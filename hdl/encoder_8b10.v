==> flow/design.v <==
`timescale 1ns / 1ps
module encoder_8b10
(
	input wire clk,
	input wire rst,
	input wire en,
	input wire kin,
	input wire [7:0]din,
	output wire [9:0]dout,
	output wire disp,
	output wire kin_err
);
reg p;
reg ke;
reg [18:0]t;
reg [9:0]do;
wire [7:0]d;
wire k;
assign d = din;
assign k = kin;
assign dout = do;
assign disp = p;
assign kin_err = ke;
always @(posedge clk) begin
	if (rst) begin
		p <= 1'b0;
		ke <= 1'b0;
		do <= 10'b0;
	end else begin
		if (en == 1'b1) begin
			p <= ((d[5]&d[6]&d[7])|(!d[5]&!d[6]))^(p^(((d[4]&d[3]&!d[2]&!d[1]&!d[0])|(!d[4]&!((d[0]&d[1]&!d[2]&!d[3])|(d[2]&d[3]&!d[0]&!d[1])|(!((d[0]&d[1])|(!d[0]&!d[1]))&!((d[2]&d[3])|(!d[2]&!d[3]))))&!((!((d[0]&d[1])|(!d[0]&!d[1]))&d[2]&d[3])|(!((d[2]&d[3])|(!d[2]&!d[3]))&d[0]&d[1]))))|(k|(d[4]&!((d[0]&d[1]&!d[2]&!d[3])|(d[2]&d[3]&!d[0]&!d[1])|(!((d[0]&d[1])|(!d[0]&!d[1]))&!((d[2]&d[3])|(!d[2]&!d[3]))))&!((!((d[0]&d[1])|(!d[0]&!d[1]))&!d[2]&!d[3])|(!((d[2]&d[3])|(!d[2]&!d[3]))&!d[0]&!d[1]))))));
			ke <= (k&(d[0]|d[1]|!d[2]|!d[3]|!d[4])&(!d[5]|!d[6]|!d[7]|!d[4]|!((!((d[0]&d[1])|(!d[0]&!d[1]))&d[2]&d[3])|(!((d[2]&d[3])|(!d[2]&!d[3]))&d[0]&d[1])))); 
			do[9] <= t[12]^t[0];
			do[8] <= t[12]^(t[1]|t[2]);
			do[7] <= t[12]^(t[3]|t[4]);
			do[6] <= t[12]^t[5];
			do[5] <= t[12]^(t[6]&t[7]);
			do[4] <= t[12]^(t[8]|t[9]|t[10]|t[11]);
			do[3] <= t[13]^(t[15]&!t[14]);
			do[2] <= t[13]^t[16];
			do[1] <= t[13]^t[17];
			do[0] <= t[13]^(t[18]|t[14]);
		end
	end
end
always @(posedge clk) begin
	if(rst) begin
		t <= 0;
	end else begin
		if (en == 1'b1) begin
			t[0] <= d[0];
			t[1] <= d[1]&!(d[0]&d[1]&d[2]&d[3]);
			t[2] <= (!d[0]&!d[1]&!d[2]&!d[3]);
			t[3] <= (!d[0]&!d[1]&!d[2]&!d[3])|d[2];
			t[4] <= d[4]&d[3]&!d[2]&!d[1]&!d[0];
			t[5] <= d[3]&!(d[0]&d[1]&d[2]);
			t[6] <= d[4]|((!((d[0]&d[1])|(!d[0]&!d[1]))&!d[2]&!d[3])|(!((d[2]&d[3])|(!d[2]&!d[3]))&!d[0]&!d[1]));
			t[7] <= !(d[4]&d[3]&!d[2]&!d[1]&!d[0]);
			t[8] <= (((d[0]&d[1]&!d[2]&!d[3])|(d[2]&d[3]&!d[0]&!d[1])|(!((d[0]&d[1])|(!d[0]&!d[1]))&!((d[2]&d[3])|(!d[2]&!d[3]))))&!d[4])|(d[4]&(d[0]&d[1]&d[2]&d[3]));
			t[9] <= d[4]&!d[3]&!d[2]&!(d[0]&d[1]);
			t[10] <= k&d[4]&d[3]&d[2]&!d[1]&!d[0];
			t[11] <= d[4]&!d[3]&d[2]&!d[1]&!d[0];
			t[12] <= (((d[4]&d[3]&!d[2]&!d[1]&!d[0])|(!d[4]&!((d[0]&d[1]&!d[2]&!d[3])|(d[2]&d[3]&!d[0]&!d[1])|(!((d[0]&d[1])|(!d[0]&!d[1]))&!((d[2]&d[3])|(!d[2]&!d[3]))))&!((!((d[0]&d[1])|(!d[0]&!d[1]))&d[2]&d[3])|(!((d[2]&d[3])|(!d[2]&!d[3]))&d[0]&d[1]))))&!p)|((k|(d[4]&!((d[0]&d[1]&!d[2]&!d[3])|(d[2]&d[3]&!d[0]&!d[1])|(!((d[0]&d[1])|(!d[0]&!d[1]))&!((d[2]&d[3])|(!d[2]&!d[3]))))&!((!((d[0]&d[1])|(!d[0]&!d[1]))&!d[2]&!d[3])|(!((d[2]&d[3])|(!d[2]&!d[3]))&!d[0]&!d[1])))|(!d[4]&!d[3]&d[2]&d[1]&d[0]))&p);
			t[13] <= (((!d[5]&!d[6])|(k&((d[5]&!d[6])|(!d[5]&d[6]))))&!(p^(((d[4]&d[3]&!d[2]&!d[1]&!d[0])|(!d[4]&!((d[0]&d[1]&!d[2]&!d[3])|(d[2]&d[3]&!d[0]&!d[1])|(!((d[0]&d[1])|(!d[0]&!d[1]))&!((d[2]&d[3])|(!d[2]&!d[3]))))&!((!((d[0]&d[1])|(!d[0]&!d[1]))&d[2]&d[3])|(!((d[2]&d[3])|(!d[2]&!d[3]))&d[0]&d[1]))))|(k|(d[4]&!((d[0]&d[1]&!d[2]&!d[3])|(d[2]&d[3]&!d[0]&!d[1])|(!((d[0]&d[1])|(!d[0]&!d[1]))&!((d[2]&d[3])|(!d[2]&!d[3]))))&!((!((d[0]&d[1])|(!d[0]&!d[1]))&!d[2]&!d[3])|(!((d[2]&d[3])|(!d[2]&!d[3]))&!d[0]&!d[1])))))))|((d[5]&d[6])&(p^(((d[4]&d[3]&!d[2]&!d[1]&!d[0])|(!d[4]&!((d[0]&d[1]&!d[2]&!d[3])|(d[2]&d[3]&!d[0]&!d[1])|(!((d[0]&d[1])|(!d[0]&!d[1]))&!((d[2]&d[3])|(!d[2]&!d[3]))))&!((!((d[0]&d[1])|(!d[0]&!d[1]))&d[2]&d[3])|(!((d[2]&d[3])|(!d[2]&!d[3]))&d[0]&d[1]))))|(k|(d[4]&!((d[0]&d[1]&!d[2]&!d[3])|(d[2]&d[3]&!d[0]&!d[1])|(!((d[0]&d[1])|(!d[0]&!d[1]))&!((d[2]&d[3])|(!d[2]&!d[3]))))&!((!((d[0]&d[1])|(!d[0]&!d[1]))&!d[2]&!d[3])|(!((d[2]&d[3])|(!d[2]&!d[3]))&!d[0]&!d[1])))))));
			t[14] <= d[5]&d[6]&d[7]&(k|(p?(!d[4]&d[3]&((!((d[0]&d[1])|(!d[0]&!d[1]))&d[2]&d[3])|(!((d[2]&d[3])|(!d[2]&!d[3]))&d[0]&d[1]))):(d[4]&!d[3]&((!((d[0]&d[1])|(!d[0]&!d[1]))&!d[2]&!d[3])|(!((d[2]&d[3])|(!d[2]&!d[3]))&!d[0]&!d[1])))));
			t[15] <= d[5];
			t[16] <= d[6]|(!d[5]&!d[6]&!d[7]);
			t[17] <= d[7];
			t[18] <= !d[7]&(d[6]^d[5]);
		end
	end
end
endmodule
---- From RTL to reports: encoder_8b10 ----
The steps from the RTL of encoder_8b10 to its reports follow in flow order.
Line numbers count from 1 in the design file above.
Cell names lack the library's common part.
A cell with n/a has no value.
inputs
  design top .............................. encoder_8b10
  clock port .............................. clk
  standard-cell library ................... sky130hd
  corner .................................. tt_025C_1v80

---- Elaborated design ----
Yosys after proc, flatten, opt, wreduce and memory -nomap, before mapping. Enables and synchronous resets that opt folds into registers are not counted as muxes. Memory bits, and registers merged into a memory's read port (data or address), are not among the register bits. Print and check cells are not counted. Equal cells are merged and count once.
operators by class
  $add $sub $neg .......................... 0
  multiply operators ...................... 0
  equality and inequality tests ........... 0
  div/mod/pow operators ................... 0
  $lt $le $gt $ge ......................... 0
  bitwise logic cells ..................... 115
  muxes and demuxes ....................... 1
  reductions and logical operators ........ 20
  shift-type cells ........................ 0
operators by type and width
  cell               count
  1-bit AND          68
  1-bit OR           34
  1-bit zero test    20
  1-bit XOR          13
  1-bit two-way mux  1
word-level totals
  RAM bits ................................ 0
  bits in read-only memories .............. 0
  input port bits ......................... 12
  memories kept ........................... 0
  latch bits .............................. 0
  clocked read ports x word width ......... 0
  bits in registers ....................... 31
  output and inout bits ................... 12
  elaborated cells ........................ 167

---- Logic depth ----
Depth = most cells in a row (Yosys ltp): at word level without a register or memory, in the mapped netlist without a sequential cell, where the memories' decode and read muxes count.
depth
  depth after elaboration ................. 15
  ABC_AREA ................................ 0
  gate-level depth with buffers ........... 7
  depth with buffers taken out ............ 7

---- Mapped cells and area ----
The flow's flattened synthesis, as Yosys stat reports it; memories are mapped. The netlist is that of the ABC_AREA named above (0 if unset); the other value can give another one.
mapped netlist
  cell area after synthesis ............... 1672.9 um^2
  buffers ................................. 14
  cells in the netlist .................... 203
  flip-flops .............................. 31
  area of sequential cells ................ 620.6 um^2
cells by type
  type       count  area in all (um^2)
  dfxtp_1    31     620.595
  nor2_1     33     123.869
  a21oi_1    18     90.086
  mux2i_1    8      80.077
  a211oi_1   10     75.072
  ha_1       5      62.56
  nand3_1    12     60.058
  nand2_1    14     52.55
  xnor2_1    6      52.55
  a2111oi_0  4      35.034
  xor2_1     4      35.034
  inv_1      9      33.782
  clkbuf_1   8      30.029
  buf_6      2      22.522
  nand4b_1   2      17.517
  or3b_1     2      17.517
  o211ai_1   2      15.014
  nor2b_4    1      13.763
Not listed: further types 26, cells in them 32.

---- Path before layout ----
Source: OpenSTA report_checks on the synthesized netlist (no wires, ideal clock, input and output delay 20% of the period each), path of least setup slack; recovery checks are left aside. Register names are those of the netlist, which keeps one name where synthesis merged equal registers.
timing path after synthesis
  kind .................................... input to register
  from .................................... input din[0]
  to ...................................... register t[12]
  external input delay .................... 534 ps
  path delay .............................. 1366 ps
  slack ................................... 771 ps
  stages .................................. 6
  required time ........................... 2536 ps
  launch time at the first pin ............ 534 ps
  arrival time ............................ 1766 ps
  path buffers ............................ 0
  library setup time ...................... 134 ps
  clock period ............................ 2670 ps
  synthesis period reached ................ 1899 ps
"path delay" is the arrival time less input delay plus setup time.
"stages": output pins that drive a net of the path, with the launching flip-flop's if there is one; two outputs of one cell count as two.
"synthesis period reached" is the clock period less the worst setup slack; recovery checks do not enter. This is arithmetic on one report: input and output delays are still those of the set period (20% each).
The rows between start and end are the longest chain of elaborated cells between them; the timing report does not say that the signal goes this way. Where chains are equally long, one stands for them.
Each line given opens the expression or statement behind the cell; cells for indexed reads and writes are added by Yosys, which also makes memories of some case tables.
between the ends, after synthesis
  path through ............................ ha_1 > or3b_1 > and3_4 > a2111oi_0 > or3_1 > a21oi_1
  cells in the longest elaborated chain ... 13
  elaborated cells between the ends (all ways) .. 37
  those cells by class .................... 32 x logic; 5 x reduce/logical
RTL lines, path after synthesis
  item                    line  source
  start, declared         8     input wire [7:0]din,
  1-bit zero test         63    t[12] <= (((d[4]&d[3]&!d[2]&!d[1]&!d[0])|(!d[4]&!((d[0]&d[1]&!d[2]&!d[3])|(d[2]&d[3]&!d[0]&!d[1])|(!((d[0]&d[1 ...
  1-bit AND               63
  1-bit OR                63
  1-bit zero test         63
  1-bit AND               63
  1-bit OR                63
  1-bit zero test         63
  1-bit AND (2 in a row)  63
  1-bit OR (2 in a row)   63
  1-bit AND               63
  1-bit OR                63
  end, assigned           48    t <= 0;
  end, assigned           63
  end, declared           15    reg [18:0]t;

---- Timing after layout ----
Path of least setup slack in the final report of run 1 (OpenROAD, finished layout, wires in). Where an end is a register, its clock arrival counts in the times.
The path's times are printed in steps of 10 ps; the period is the one set.
timing path post-layout
  kind .................................... input to register
  from .................................... input din[1]
  to ...................................... register t[12]
  external input delay .................... 540 ps
  slack ................................... 420 ps
  stages .................................. 7
  arrival time ............................ 2460 ps
  clock period ............................ 2710 ps
  launch time at the first pin ............ 540 ps
  path buffers ............................ 1
  required time ........................... 2880 ps
  library setup time ...................... 110 ps
The rows between start and end are the longest chain of elaborated cells between them; the timing report does not say that the signal goes this way. Where chains are equally long, one stands for them.
between the ends, post-layout
  path through ............................ clkdlybuf4s50_1 > ha_1 > or3b_1 > and3_4 > a2111oi_0 > or3_1 > a21oi_1
  cells in the longest elaborated chain ... 13
  elaborated cells between the ends (all ways) .. 36
  those cells by class .................... 31 x logic; 5 x reduce/logical
RTL lines, path post-layout
  item                    line  source
  start, declared         8     input wire [7:0]din,
  1-bit zero test         63    t[12] <= (((d[4]&d[3]&!d[2]&!d[1]&!d[0])|(!d[4]&!((d[0]&d[1]&!d[2]&!d[3])|(d[2]&d[3]&!d[0]&!d[1])|(!((d[0]&d[1 ...
  1-bit AND               63
  1-bit OR                63
  1-bit zero test         63
  1-bit AND               63
  1-bit OR                63
  1-bit zero test         63
  1-bit AND (2 in a row)  63
  1-bit OR (2 in a row)   63
  1-bit AND               63
  1-bit OR                63
  end, assigned           48    t <= 0;
  end, assigned           63
  end, declared           15    reg [18:0]t;

Below are 2 stored runs of the flow (Yosys, OpenROAD; platform sky130hd) on encoder_8b10, each with its settings and what was measured, unordered. Constraints: input delay and output delay 20% of the set period each, output load 0.01 pF.
"clock period reached": clock period set for the run, less the worst setup slack. It is reckoned from that one timing run; input and output delays stay at 20% of the period that was set.
"time of the worst setup path" is the time allowed to the run's worst setup path (the clock period less input and output delay, where it has them) less its slack. Clock arrival times count: a late capture clock shortens it, a late launch clock lengthens it.
By "overall power" is meant OpenSTA's value without simulated activity: inputs other than the clock are taken to toggle once in ten clock periods, and the tool carries that through the logic.
"time of the worst setup path" is known to 10 ps.

---- run 1 ----
settings
  period_ns = 2.71
  CAP_MARGIN = 20
  CORE_MARGIN = 2
  CORE_UTILIZATION = 40
  SLEW_MARGIN = 20
results
  Yosys chip area after synthesis ......... 1672.9 um^2
  area inside the die boundary ............ 4715.6 um^2
  standard-cell area of the final layout .. 2072.0 um^2
  post-route utilization .................. 51.8 %
  smallest setup slack .................... 418 ps
  final setup TNS ......................... 0 ps
  worst hold slack ........................ 459 ps
  overall power ........................... 0.001144 W
  clock period reached .................... 2292 ps
  time of the worst setup path ............ 1750 ps
  critical path type ...................... input to register

---- run 2 ----
settings
  period_ns = 1.74
  CORE_UTILIZATION = 27
  SETUP_SLACK_MARGIN = 0.2
  PLACE_DENSITY_LB_ADDON = 0.04
  CORE_ASPECT_RATIO = 1.62
  CELL_PAD_IN_SITES_GLOBAL_PLACEMENT = 3
  ABC_AREA = 0
  GPL_ROUTABILITY_DRIVEN = 1
  SLEW_MARGIN = 0
  MAX_ROUTING_LAYER = met5
  CAP_MARGIN = 20
  CORE_MARGIN = 2
results
  Yosys chip area after synthesis ......... 1672.9 um^2
  area inside the die boundary ............ 6859.5 um^2
  standard-cell area of the final layout .. 2600.0 um^2
  post-route utilization .................. 43.4 %
  smallest setup slack .................... 185 ps
  final setup TNS ......................... 0 ps
  worst hold slack ........................ 371 ps
  overall power ........................... 0.002061 W
  clock period reached .................... 1555 ps
  time of the worst setup path ............ 1210 ps
  critical path type ...................... input to register
